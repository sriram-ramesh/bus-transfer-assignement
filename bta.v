==> flow/design.v <==
module bta( move,
	    A,
	    rd,
	    wr,
	    clk,
	    cs,
	    reset,
	    D,
	    rega,
	    regb,
	    regc,
	    regd,
	    rege,
	    regf,
	    regg,
	    SP,
	    oe);
   input move;
   input [2:0] A;
   input rd;
   input wr;
   input clk;
   input cs;
   input reset;
   inout [7:0] D;
   output [7:0] rega;
   output [7:0] regb;
   output [7:0] regc;
   output [7:0] regd;
   output [7:0] rege;
   output [7:0] regf;
   output [7:0] regg;
   output [7:0] SP;
   output 	oe;
   reg 		oe; 
   reg 		flagr;
   reg 		flagw;
   reg [7:0] 	rega;
   reg [7:0] 	regb;
   reg [7:0] 	regc;
   reg [7:0] 	regd;
   reg [7:0] 	rege;
   reg [7:0] 	regf;
   reg [7:0] 	regg;
   reg [7:0] 	SP;
   reg 		flagrw;
   always @(rd or wr)
     begin
	flagr=((~rd)&&(wr));
	flagw=((~wr)&&(rd));
	flagrw=((~wr)||(~rd));
     end
   assign D=((!flagr)?8'bz:((A==3'b000)?rega:(((A==3'b001))?8'bz:(((A==3'b010))?regc:(((A==3'b011))?regd:(((A==3'b100))?rege:(((A==3'b101))?regf:(((A==3'b110))?regg:(((A==3'b111))?SP:8'bz)))))))));
   always @(posedge clk or negedge reset)
     begin
	if(~reset)
	  begin
	     oe<=1'b0;
	     rega<=8'b11111110;
	     regb<=8'b0;
	     regc<=8'b0;
	     regd<=8'b0;
	     rege<=8'b0;
	     regf<=8'b0;
	     regg<=8'b0;
	     SP<=8'b0;
	  end  
	else if(cs)
	  begin
	     rega<=rega;
	     regb<=regb;
	     regc<=regc;
	     regd<=regd;
	     rege<=rege;
	     regf<=regf;
	     regg<=regg;
	     SP<=SP;
	  end  
	else
	  begin
	     case (A)
	       3'b000: 
		 begin
		    if(move)
		      SP<=rega;
		    else if(flagr)
		      begin
			 oe<=1'b0;
		      end
		    else if(flagw)
		      begin
			 oe<=1'b1;
		      end
		    else if(flagrw)
		      begin
			 oe<=1'b0;
		      end
		    else
		      begin
			 rega<=rega;
		      end  
		 end  
	       3'b001:
		 begin
		    if(move)
		      SP<=SP;
		    else if(flagw)
		      begin
			 oe<=1'b1;
			 regb<=D;
		      end
		    else if(flagr)
		      begin
			 oe<=1'b1;
		      end
		    else if(flagrw)
		      begin
			 oe<=1'b1;
			 regb<=D;
		      end
		    else
		      regb<=regb;
		 end  
	       3'b010:
		 begin
		    if(move)
		      SP<=regc;
		    else if(flagr)
		      begin
			 oe<=1'b0;
		      end
		    else if(flagw)
		      begin
			 oe<=1'b1;
			 regc<=D;
		      end
		    else if(flagrw)
		      begin
			 regc<=D;
			 oe<=1'b0;
		      end
		    else
		      regc<=regc;
		 end  
	       3'b011:
		  begin
		     if(move)
		       SP<=regd;
		     else if(flagr)
		       begin
			  oe<=1'b1;
		       end
		    else if(flagw)
		      begin
			 oe<=1'b1;
			 regd<=D;
		      end
		    else if(flagrw)
		      begin
			 oe<=1'b0;
			 regd<=D;
		      end
		    else
		      regd<=regd;
		  end  
	       3'b100:
		 begin
		    if(move)
		      SP<=rege;
		    else if(flagr)
		      begin
			 oe<=1'b0;
		      end
		    else if(flagw)
		      begin
			 oe<=1'b1;
			 rege<=D;
		      end
		    else if(flagrw)
		      begin
			 rege<=D;
			 oe<=1'b0;
		      end
		    else
		      rege<=rege;
		 end  
	       3'b101:
		 begin
		    if(move)
		      SP<=regf;
		    else if(flagr)
		      begin
			 oe<=1'b0;
		      end
		    else if(flagw)
		      begin
			 oe<=1'b1;
			 regf<=D;
		      end
		    else if(flagrw)
		      begin
			 regf<=D;
			 oe<=1'b0;
			 end
		    else
		      begin
			 regf<=regf;
		      end
		 end  
	       3'b110:
		 begin
		    if(move)
		      SP<=regg;
		    else if(flagr)
		      begin
			 oe<=1'b0;
		      end
		    else if((flagw))
		      begin
			 oe<=1'b1;
			 regg<=D;
		      end
		    else if(flagrw)
		      begin
			 regg<=D;
			 oe<=1'b0;
		      end
		    else
		      regg<=regg;
		 end  
	       3'b111:
		 begin
		    if(flagr)
		      begin
			 oe<=1'b0;			 
		      end
		    else
		      SP<=SP;
		 end  
	     endcase  
	  end  
     end  
endmodule  
Tool chain data of bta
The steps from the RTL of bta to its reports follow in flow order.
Lines are those of the file above, counted from 1.
Cell names lack the library's common part.
The mark - stands for no value.

set-up
  design top = bta
  clock = clk
  cell library = sky130hd
  corner = tt_025C_1v80

Word-level counts
Counts by Yosys on the flattened word-level netlist (proc, flatten, opt, wreduce; memories kept). Register bits leave out memories and registers merged into their read ports (data or address). Print and check cells are left out. Cells with the same type and inputs are merged into one.

word-level totals
  bits of input ports = 9
  register bits after elaboration = 57
  output and inout port bits = 73

cells by class
  bitwise gates (word level) = 5
  eq/ne operators = 19
  muxes and demuxes = 32
  reductions and logical operators = 16

operators with widths
  cell                                                      count
  8-bit two-way mux                                         19
  8-bit case mux with 6-bit select                          1
  5-bit AND reduction                                       6
  2-bit != test with constant B                             10
  3-bit == test with constant B                             4
  1-bit two-way mux                                         11
  8-bit AND reduction                                       1
  8-bit nonzero test                                        1
  7-bit AND reduction                                       1
  3-bit by 2-bit == test with 1-bit output with constant B  2
  6-bit nonzero test                                        1
  1-bit inverter                                            5
  5-bit OR reduction                                        1
  4-bit != test with constant B                             1
  1-bit case mux with 4-bit select                          1
  3-bit by 1-bit == test with 1-bit output with constant B  1
  3-bit logical NOT                                         1
  1-bit logical AND                                         2
  2-bit by 1-bit != test with 1-bit output with constant B  1
  2-bit nonzero test                                        1
  1-bit logical OR                                          1

Longest topological paths
Longest topological path by Yosys (ltp), each cell counted once; first at word level (registers and memories cut), then after technology mapping (sequential cells cut; the memories' decode and read muxes count).

logic depth
  depth after elaboration = 13
  ABC_AREA = 0
  mapped depth = 7

Synthesis result
Yosys stat after the flow's synthesis: flattened, memories mapped to cells. It holds for the ABC_AREA given above (unset counts as 0); a run with the other value may have another netlist.

synthesis totals
  sequential area = 1,426.4 µm²
  mapped area = 2,915.3 µm²
  mapped flip-flops = 57
  cells in the netlist = 305

cell types
  cell type  count  area in all (µm²)
  dfrtp_1    57     1.43E+03
  clkbuf_1   44     165.158
  mux2i_1    16     160.154
  a21oi_1    24     120.115
  nor2_1     28     105.101
  buf_4      12     90.086
  nand2_1    24     90.086
  a22o_1     8      70.067
  o221ai_1   7      61.309
  o2bb2ai_1  7      61.309
  a221oi_2   4      60.058
  o21ai_0    11     55.053
  a22oi_1    7      52.55
  ha_1       4      50.048
  inv_1      13     48.797
  a221oi_1   4      35.034
  buf_2      7      35.034
  nand2b_1   5      31.28

Other cell types: 16; their cells: 23.

Worst setup path after synthesis
Path of least setup slack by OpenSTA after synthesis, without wires, with an ideal clock, recovery checks aside; 20% of the period is set as input and as output delay. Where synthesis merged equal registers, the netlist keeps one of their names.

path post-synthesis
  path kind = in2out
  from = in A[2]
  to = out D[0]
  driving pins on the path = 5
  path delay = 0.892 ns
  time at the first pin = 0.276 ns
  output delay = 0.276 ns
  external input delay = 0.276 ns
  arrival = 1.168 ns
  path slack = -0.064 ns
  clock period = 1.38 ns
  synthesis period reached = 1.444 ns

"path delay" is the arrival time less input delay plus setup time.
At an output port there is no setup time.
"driving pins on the path": output pins that drive a net of the path, with the launching flip-flop's if there is one; two outputs of one cell count as two.
"synthesis period reached" = period - worst setup slack (recovery checks aside). The figure is calculated, with input and output delays left at 20% of the set period.
Between the ends stands the longest chain of elaborated cells between them, by number of cells; it is not shown to be the way that was timed. Of several equally long chains one is given.
Each line given opens the expression or statement behind the cell; cells for indexed reads and writes are added by Yosys, which also makes memories of some case tables.

on the way, post-synthesis
  cell sequence = buf_2 > nor2b_1 > o21ai_0 > o211ai_1 > a221oi_2
  cells in the longest elaborated chain = 10
  elaborated cells on any way between the ends = 17

ends and longest elaborated chain, post-synthesis
  item                            line  source
  start, declared                 19    input [2:0] A;
  3-bit == test                   53    assign D=((!flagr)?8'bz:((A==3'b000)?rega:(((A==3'b001))?8'bz:(((A==3'b010))?regc:(((A==3'b011))?regd:(((A==3' ...
  8-bit two-way mux (9 in a row)  53
  end, declared                   25    inout [7:0] D;

Path in the finished layout
From the final timing report of stored run 1: the path of least setup slack in the routed layout; clock arrival at registers is part of the times.

path after layout
  path kind = reg2out
  from = reg regg[0]
  to = out D[0]
  clock period = 1.09 ns
  time at the first pin = 0.34 ns
  driving pins on the path = 5
  path slack = -0.52 ns
  output delay = 0.22 ns
  arrival = 1.40 ns

Between the ends stands the longest chain of elaborated cells between them, by number of cells; it is not shown to be the way that was timed. Of several equally long chains one is given.
A register here has more assigning lines than the two given.

on the way, after layout
  cell sequence = dfrtp_1 > nor2b_1 > o21ai_2 > o211ai_1 > a221oi_4
  cells in the longest elaborated chain = 8
  elaborated cells on any way between the ends = 8
  RTL lines with such cells = 1

ends and longest elaborated chain, after layout
  item                            line  source
  start, declared                 32    output [7:0] regg;
  start, assigned                 76    regg<=regg;
  start, assigned                 229   regg<=regg;
  8-bit two-way mux (8 in a row)  53    assign D=((!flagr)?8'bz:((A==3'b000)?rega:(((A==3'b001))?8'bz:(((A==3'b010))?regc:(((A==3'b011))?regd:(((A==3' ...
  end, declared                   25    inout [7:0] D;

Record of 2 stored runs of the RTL-to-layout flow on bta, platform sky130hd. The runs are unordered. Constraints: input delay and output delay 20% of the set period each, output load 0.01 pF.
By "clock period achieved" is meant the clock period of the run minus its worst setup slack. This is arithmetic on one report: input and output delays are still those of the set period (20% each).
"worst path time": the worst setup path's part of the clock period (all of it between registers, 20% less for each end at a port) less its slack. A launch clock that arrives late makes it longer, a capture clock that arrives late makes it shorter.
"total design power": no workload was simulated; the value follows from the tool's default switching activity.
A setting shown as n/a is not set for that run.

name                                    stored run 1  stored run 2
period_ns                               1.09          2.54
CORE_UTILIZATION                        29            40
PLACE_DENSITY_LB_ADDON                  0.27          n/a
HOLD_SLACK_MARGIN                       0.15          n/a
CORE_MARGIN                             5             2
GPL_TIMING_DRIVEN                       1             n/a
CTS_CLUSTER_DIAMETER                    122           n/a
SLEW_MARGIN                             25            20
MAX_ROUTING_LAYER                       met5          n/a
CAP_MARGIN                              20            20
die outline area (µm²)                  12,158.4      7,987.0
total design power (uW)                 5,815         2,161
standard-cell area after routing (µm²)  5,430.2       3,839.9
clock period achieved (ns)              1.615         2.503
summed negative setup slack (ns)        -11.348       0.000
area of the synthesized netlist (µm²)   2,915.3       2,915.3
worst path time (ns)                    1.40          1.49
worst setup path kind                   reg2out       in2out
utilization of the finished layout      0.556         0.538
lowest setup slack (ns)                 -0.525        0.037
